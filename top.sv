==> flow/design.v <==
module fade #(
    parameter INC_DEC_INTERVAL = 10000,    
    parameter INC_DEC_MAX = 200,          
    parameter PWM_INTERVAL = 600,     
    parameter INC_DEC_VAL = PWM_INTERVAL / INC_DEC_MAX,
    parameter INITIAL_PWM = 1200
)(
    input  logic clk, 
    output logic [$clog2(PWM_INTERVAL) - 1:0] pwm_value
);
    localparam PWM_INC = 1'b0;
    localparam PWM_DEC = 1'b1;
    logic current_state = PWM_INC;
    logic next_state;
    logic [$clog2(INC_DEC_INTERVAL) - 1:0] count = 0;
    logic [$clog2(INC_DEC_MAX) - 1:0] inc_dec_count = 0;
    logic time_to_inc_dec = 1'b0;
    logic time_to_transition = 1'b0;
    initial begin
        pwm_value = INITIAL_PWM;
    end
    always_ff @(posedge clk) begin
        current_state <= next_state;
    end
    always_comb begin
        case (current_state)
            PWM_INC: next_state = (pwm_value >= PWM_INTERVAL - INC_DEC_VAL) ? PWM_DEC : PWM_INC;
            PWM_DEC: next_state = (pwm_value <= 0) ? PWM_INC : PWM_DEC;
            default: next_state = PWM_INC;
        endcase
    end
    always_ff @(posedge clk) begin
        if (count == INC_DEC_INTERVAL - 1) begin
            count <= 0;
            time_to_inc_dec <= 1'b1;
        end else begin
            count <= count + 1;
            time_to_inc_dec <= 1'b0;
        end
    end
    always_ff @(posedge clk) begin
        if (time_to_inc_dec) begin
            case (current_state)
                PWM_INC: pwm_value <= (pwm_value + INC_DEC_VAL >= PWM_INTERVAL) ? PWM_INTERVAL : pwm_value + INC_DEC_VAL;
                PWM_DEC: pwm_value <= (pwm_value <= INC_DEC_VAL) ? 0 : pwm_value - INC_DEC_VAL;
            endcase
        end
    end
    always_ff @(posedge clk) begin
        if (time_to_inc_dec) begin
            if (inc_dec_count == INC_DEC_MAX - 1) begin
                inc_dec_count <= 0;
                time_to_transition <= 1'b1;
            end else begin
                inc_dec_count <= inc_dec_count + 1;
                time_to_transition <= 1'b0;
            end
        end
    end
endmodule
module pwm #(
    parameter PWM_INTERVAL = 12000
)(
    input logic clk, 
    input logic [$clog2(PWM_INTERVAL) - 1:0] pwm_value, 
    output logic pwm_out
);
    logic [$clog2(PWM_INTERVAL) - 1:0] pwm_count = 0;
    always_ff @(posedge clk) begin
        if (pwm_count == PWM_INTERVAL - 1)
            pwm_count <= 0;
        else
            pwm_count <= pwm_count + 1;
    end
    assign pwm_out = (pwm_count < pwm_value) ? 1'b1 : 1'b0;
endmodule
module top #(   
    parameter PWM_INTERVAL = 600  
)(
    input  logic clk, 
    output logic RGB_R,
    output logic RGB_G,
    output logic RGB_B
);
    logic [$clog2(PWM_INTERVAL) - 1:0] red_value;
    logic [$clog2(PWM_INTERVAL) - 1:0] green_value;
    logic [$clog2(PWM_INTERVAL) - 1:0] blue_value;
    logic red_pwm;
    logic green_pwm;
    logic blue_pwm;
    fade #(
        .PWM_INTERVAL   (PWM_INTERVAL),
        .INITIAL_PWM    (600)
    ) fade_red (
        .clk            (clk), 
        .pwm_value      (red_value)
    );
    fade #(
        .PWM_INTERVAL   (PWM_INTERVAL),
        .INITIAL_PWM    (600 / 3)
    ) fade_green (
        .clk            (clk), 
        .pwm_value      (green_value)
    );
    fade #(
        .PWM_INTERVAL   (PWM_INTERVAL),
        .INITIAL_PWM    (600  / 6)
    ) fade_blue (
        .clk            (clk), 
        .pwm_value      (blue_value)
    );
    pwm #(
        .PWM_INTERVAL (PWM_INTERVAL)
    ) pwm_red (
        .clk        (clk), 
        .pwm_value  (red_value), 
        .pwm_out    (red_pwm)
    );
    pwm #(
        .PWM_INTERVAL (PWM_INTERVAL)
    ) pwm_green (
        .clk        (clk), 
        .pwm_value  (green_value), 
        .pwm_out    (green_pwm)
    );
    pwm #(
        .PWM_INTERVAL (PWM_INTERVAL)
    ) pwm_blue (
        .clk        (clk), 
        .pwm_value  (blue_value), 
        .pwm_out    (blue_pwm)
    );
    assign RGB_R = ~red_pwm;
    assign RGB_G = ~green_pwm;
    assign RGB_B = ~blue_pwm;
endmodule
Step by step through the tools: top
Tool output for the design above, in the order of the flow.
Lines are those of the file above, counted from 1.
Cell names lack the library's common part.
The mark -- stands for no value.
Design
  top: top
  clock port: clk
  library: sky130hd
  timing corner: tt_025C_1v80

Elaborated design
Yosys after proc, flatten, opt, wreduce and memory -nomap, before mapping. Memory bits, and registers merged into a memory's read port (data or address), are not among the register bits. Print and check cells are not counted. Equal cells are merged and count once.
Storage and ports
  register bits: 108
  word-level cells: 78
  bits of input ports: 1
  output and inout bits: 3
Cells by class
  muxes and demuxes: 24
  $lt $le $gt $ge: 15
  bitwise gates (word level): 6
  eq/ne operators: 6
  add/subtract/negate cells: 12
Operators with widths (count)
  10-bit parallel mux with 2-bit select: 3
  10-bit two-way mux: 6
  14-bit by 1-bit adder with 14-bit output (second input constant): 3
  14-bit equality test (second input constant): 3
  10-bit by 2-bit adder with 11-bit output (second input constant): 3
  11-bit by 10-bit greater-or-equal comparator with 1-bit output (second input constant): 3
  10-bit by 1-bit adder with 10-bit output (second input constant): 3
  10-bit by 1-bit <= comparator with 1-bit output (second input constant): 3
  10-bit less-than comparator: 3
  10-bit greater-or-equal comparator (second input constant): 3
  10-bit equality test (second input constant): 3
  10-bit by 2-bit subtractor with 10-bit output (second input constant): 3
  10-bit by 2-bit <= comparator with 1-bit output (second input constant): 3
  1-bit two-way mux: 12
  1-bit inverter: 6
  1-bit parallel mux with 2-bit select: 3

Longest topological paths
Yosys ltp: most cells in a row. Word level: on the elaborated netlist, between registers, memories and ports. Mapped: between sequential cells and ports; inverters and the memories' decode and read muxes count.
Depth
  word-level depth: 4
  ABC_AREA: 1
  depth in mapped cells: 15
  mapped depth without buffers: 15

Mapped cells and area
Source: synth_stat.txt of the flow (Yosys; design flattened, memories mapped). It holds for the ABC_AREA given above (unset counts as 0); a run with the other value may have another netlist.
Cells by type
  dfxtp_1: count 78, area in all 1.56E+03 um2
  edfxtp_1: count 30, area in all 900.864 um2
  nand2_1: count 207, area in all 776.995 um2
  ha_1: count 45, area in all 563.04 um2
  inv_1: count 111, area in all 416.65 um2
  nor2_1: count 109, area in all 409.142 um2
  xor2_1: count 46, area in all 402.886 um2
  nand3_1: count 66, area in all 330.317 um2
  a21oi_1: count 46, area in all 230.221 um2
  nand4_1: count 18, area in all 112.608 um2
  o21ai_0: count 22, area in all 110.106 um2
  nor3_1: count 20, area in all 100.096 um2
  nor4_1: count 11, area in all 68.816 um2
  nor3b_1: count 6, area in all 45.043 um2
  nand2_2: count 7, area in all 43.792 um2
  nor2_2: count 6, area in all 37.536 um2
  inv_2: count 9, area in all 33.782 um2
  nand3_2: count 3, area in all 30.029 um2
Not listed: further types 27, cells in them 53.
Mapped netlist
  buffers: 6
  cell area after synthesis: 6576.3 um2
  standard cells after synthesis: 893
  mapped flip-flops: 108
  sequential part of the area: 2462.4 um2

Path before layout
Source: OpenSTA report_checks on the synthesized netlist (no wires, ideal clock, input and output delay 20% of the period each), path of least setup slack; recovery checks are left aside. Register names are those of the netlist, which keeps one name where synthesis merged equal registers.
Timing after synthesis
  path type: reg2reg
  start point: register fade_green.pwm_value[0]
  end point: register fade_green.pwm_value[2]
  clock period: 2.44 ns
  driving pins on the path: 13
  arrival: 1.574 ns
  slack: 0.611 ns
  time at the first pin: 0.000 ns
  path delay: 1.830 ns
  synthesis period reached: 1.829 ns
"path delay" = arrival - input delay + setup time.
"driving pins on the path": output pins that drive a net of the path, with the launching flip-flop's if there is one; two outputs of one cell count as two.
"synthesis period reached" = period - worst setup slack (recovery checks aside). The figure is calculated, with input and output delays left at 20% of the set period.
Between the ends stands the longest chain of elaborated cells between them, by number of cells; it is not shown to be the way that was timed. Of several equally long chains one is given.
Each line given opens the expression or statement behind the cell; cells for indexed reads and writes are added by Yosys, which also makes memories of some case tables.
On the way, after synthesis
  cell sequence: edfxtp_1 -> inv_1 -> ha_1 -> inv_1 -> nand3_1 -> nor2_2 -> nand3_1 -> o21ai_0 -> o21ai_1 -> nand2_1 -> nand2_1 -> nand2_1 -> nand2_1
  length of the longest elaborated chain: 4
RTL lines, path after synthesis
  start: declaration: line 9  | output logic [$clog2(PWM_INTERVAL) - 1:0] pwm_value
  start: assignment: line 44  | PWM_INC: pwm_value <= (pwm_value + INC_DEC_VAL >= PWM_INTERVAL) ? PWM_INTERVAL : pwm_value + INC_DEC_VAL;
  start: assignment: line 45  | PWM_DEC: pwm_value <= (pwm_value <= INC_DEC_VAL) ? 0 : pwm_value - INC_DEC_VAL;
  10-bit by 2-bit adder with 11-bit output: line 44
  11-bit by 10-bit greater-or-equal comparator with 1-bit output: line 44
  10-bit two-way mux: line 44
  10-bit parallel mux with 2-bit select: line 43  | case (current_state)
  end: assignment: line 44
  end: assignment: line 45
  end: declaration: line 9

Path in the finished layout
Path of least setup slack in the final report of flow run A (OpenROAD, finished layout, wires in). Where an end is a register, its clock arrival counts in the times.
Timing after layout
  path type: reg2out
  start point: register fade_red.pwm_value[5]
  end point: output RGB_R
  clock period: 4.71 ns
  time at the first pin: 0.37 ns
  arrival: 2.45 ns
  slack: 1.32 ns
  output delay: 0.94 ns
  driving pins on the path: 8
Between the ends stands the longest chain of elaborated cells between them, by number of cells; it is not shown to be the way that was timed. Of several equally long chains one is given.
On the way, after layout
  cell sequence: edfxtp_1 -> inv_1 -> ha_1 -> nand2_1 -> o21ai_0 -> nand2_1 -> o2111ai_1 -> clkdlybuf4s50_1
  length of the longest elaborated chain: 3
RTL lines, path after layout
  start: declaration: line 9  | output logic [$clog2(PWM_INTERVAL) - 1:0] pwm_value
  start: assignment: line 44  | PWM_INC: pwm_value <= (pwm_value + INC_DEC_VAL >= PWM_INTERVAL) ? PWM_INTERVAL : pwm_value + INC_DEC_VAL;
  start: assignment: line 45  | PWM_DEC: pwm_value <= (pwm_value <= INC_DEC_VAL) ? 0 : pwm_value - INC_DEC_VAL;
  10-bit less-than comparator: line 75  | assign pwm_out = (pwm_count < pwm_value) ? 1'b1 : 1'b0;
  1-bit two-way mux: line 75
  1-bit inverter: line 133  | assign RGB_R = ~red_pwm;
  end: declaration: line 81  | output logic RGB_R,

==> runs of top <==
Below are 2 stored runs of the flow (Yosys, OpenROAD; platform sky130hd) on top, each with its settings and what was measured, unordered. Constraints: input delay and output delay 20% of the set period each, output load 0.01 pF.
"achieved clock period (ns)": clock period set for the run, less the worst setup slack. It is reckoned from that one timing run; input and output delays stay at 20% of the period that was set.
"worst setup path time (ns)" is the time allowed to the run's worst setup path (the clock period less input and output delay, where it has them) less its slack. Clock arrival times count: a late capture clock shortens it, a late launch clock lengthens it.
"finish__power__total" rests on the timing tool's default activity at the inputs, not on a simulated workload.

settings of flow run A
{
  "period_ns": 4.71,
  "CORE_UTILIZATION": 40,
  "SETUP_SLACK_MARGIN": -0.14,
  "CELL_PAD_IN_SITES_GLOBAL_PLACEMENT": 1,
  "CELL_PAD_IN_SITES_DETAIL_PLACEMENT": 2,
  "TNS_END_PERCENT": 30,
  "ABC_AREA": 1,
  "GPL_TIMING_DRIVEN": 0,
  "GPL_ROUTABILITY_DRIVEN": 0,
  "CTS_CLUSTER_DIAMETER": 54,
  "SLEW_MARGIN": 25,
  "CAP_MARGIN": 20,
  "CORE_MARGIN": 2
}
report of flow run A
yosys chip area after synthesis (um^2): 6576.3
finish__design__die__area: 17482.1
finish__design__instance__area__stdcell: 7188.1
finish__design__instance__utilization: 0.4492
finish__timing__setup__ws: 1.320
finish__timing__setup__tns: 0.000
finish__timing__hold__ws: 0.452
finish__power__total: 1.754e-03
achieved clock period (ns): 3.390
worst setup path time (ns): 2.45
worst setup path kind: reg2out

settings of flow run B
{
  "period_ns": 3.74,
  "CORE_UTILIZATION": 42,
  "PLACE_DENSITY": 0.62,
  "CORE_MARGIN": 8,
  "ABC_AREA": 1,
  "CTS_CLUSTER_SIZE": 57,
  "CTS_CLUSTER_DIAMETER": 303,
  "SLEW_MARGIN": 5,
  "CAP_MARGIN": 20
}
report of flow run B
yosys chip area after synthesis (um^2): 6576.3
finish__design__die__area: 19917.7
finish__design__instance__area__stdcell: 7111.8
finish__design__instance__utilization: 0.4661
finish__timing__setup__ws: 0.732
finish__timing__setup__tns: 0.000
finish__timing__hold__ws: 0.449
finish__power__total: 2.101e-03
achieved clock period (ns): 3.008
worst setup path time (ns): 2.26
worst setup path kind: reg2out
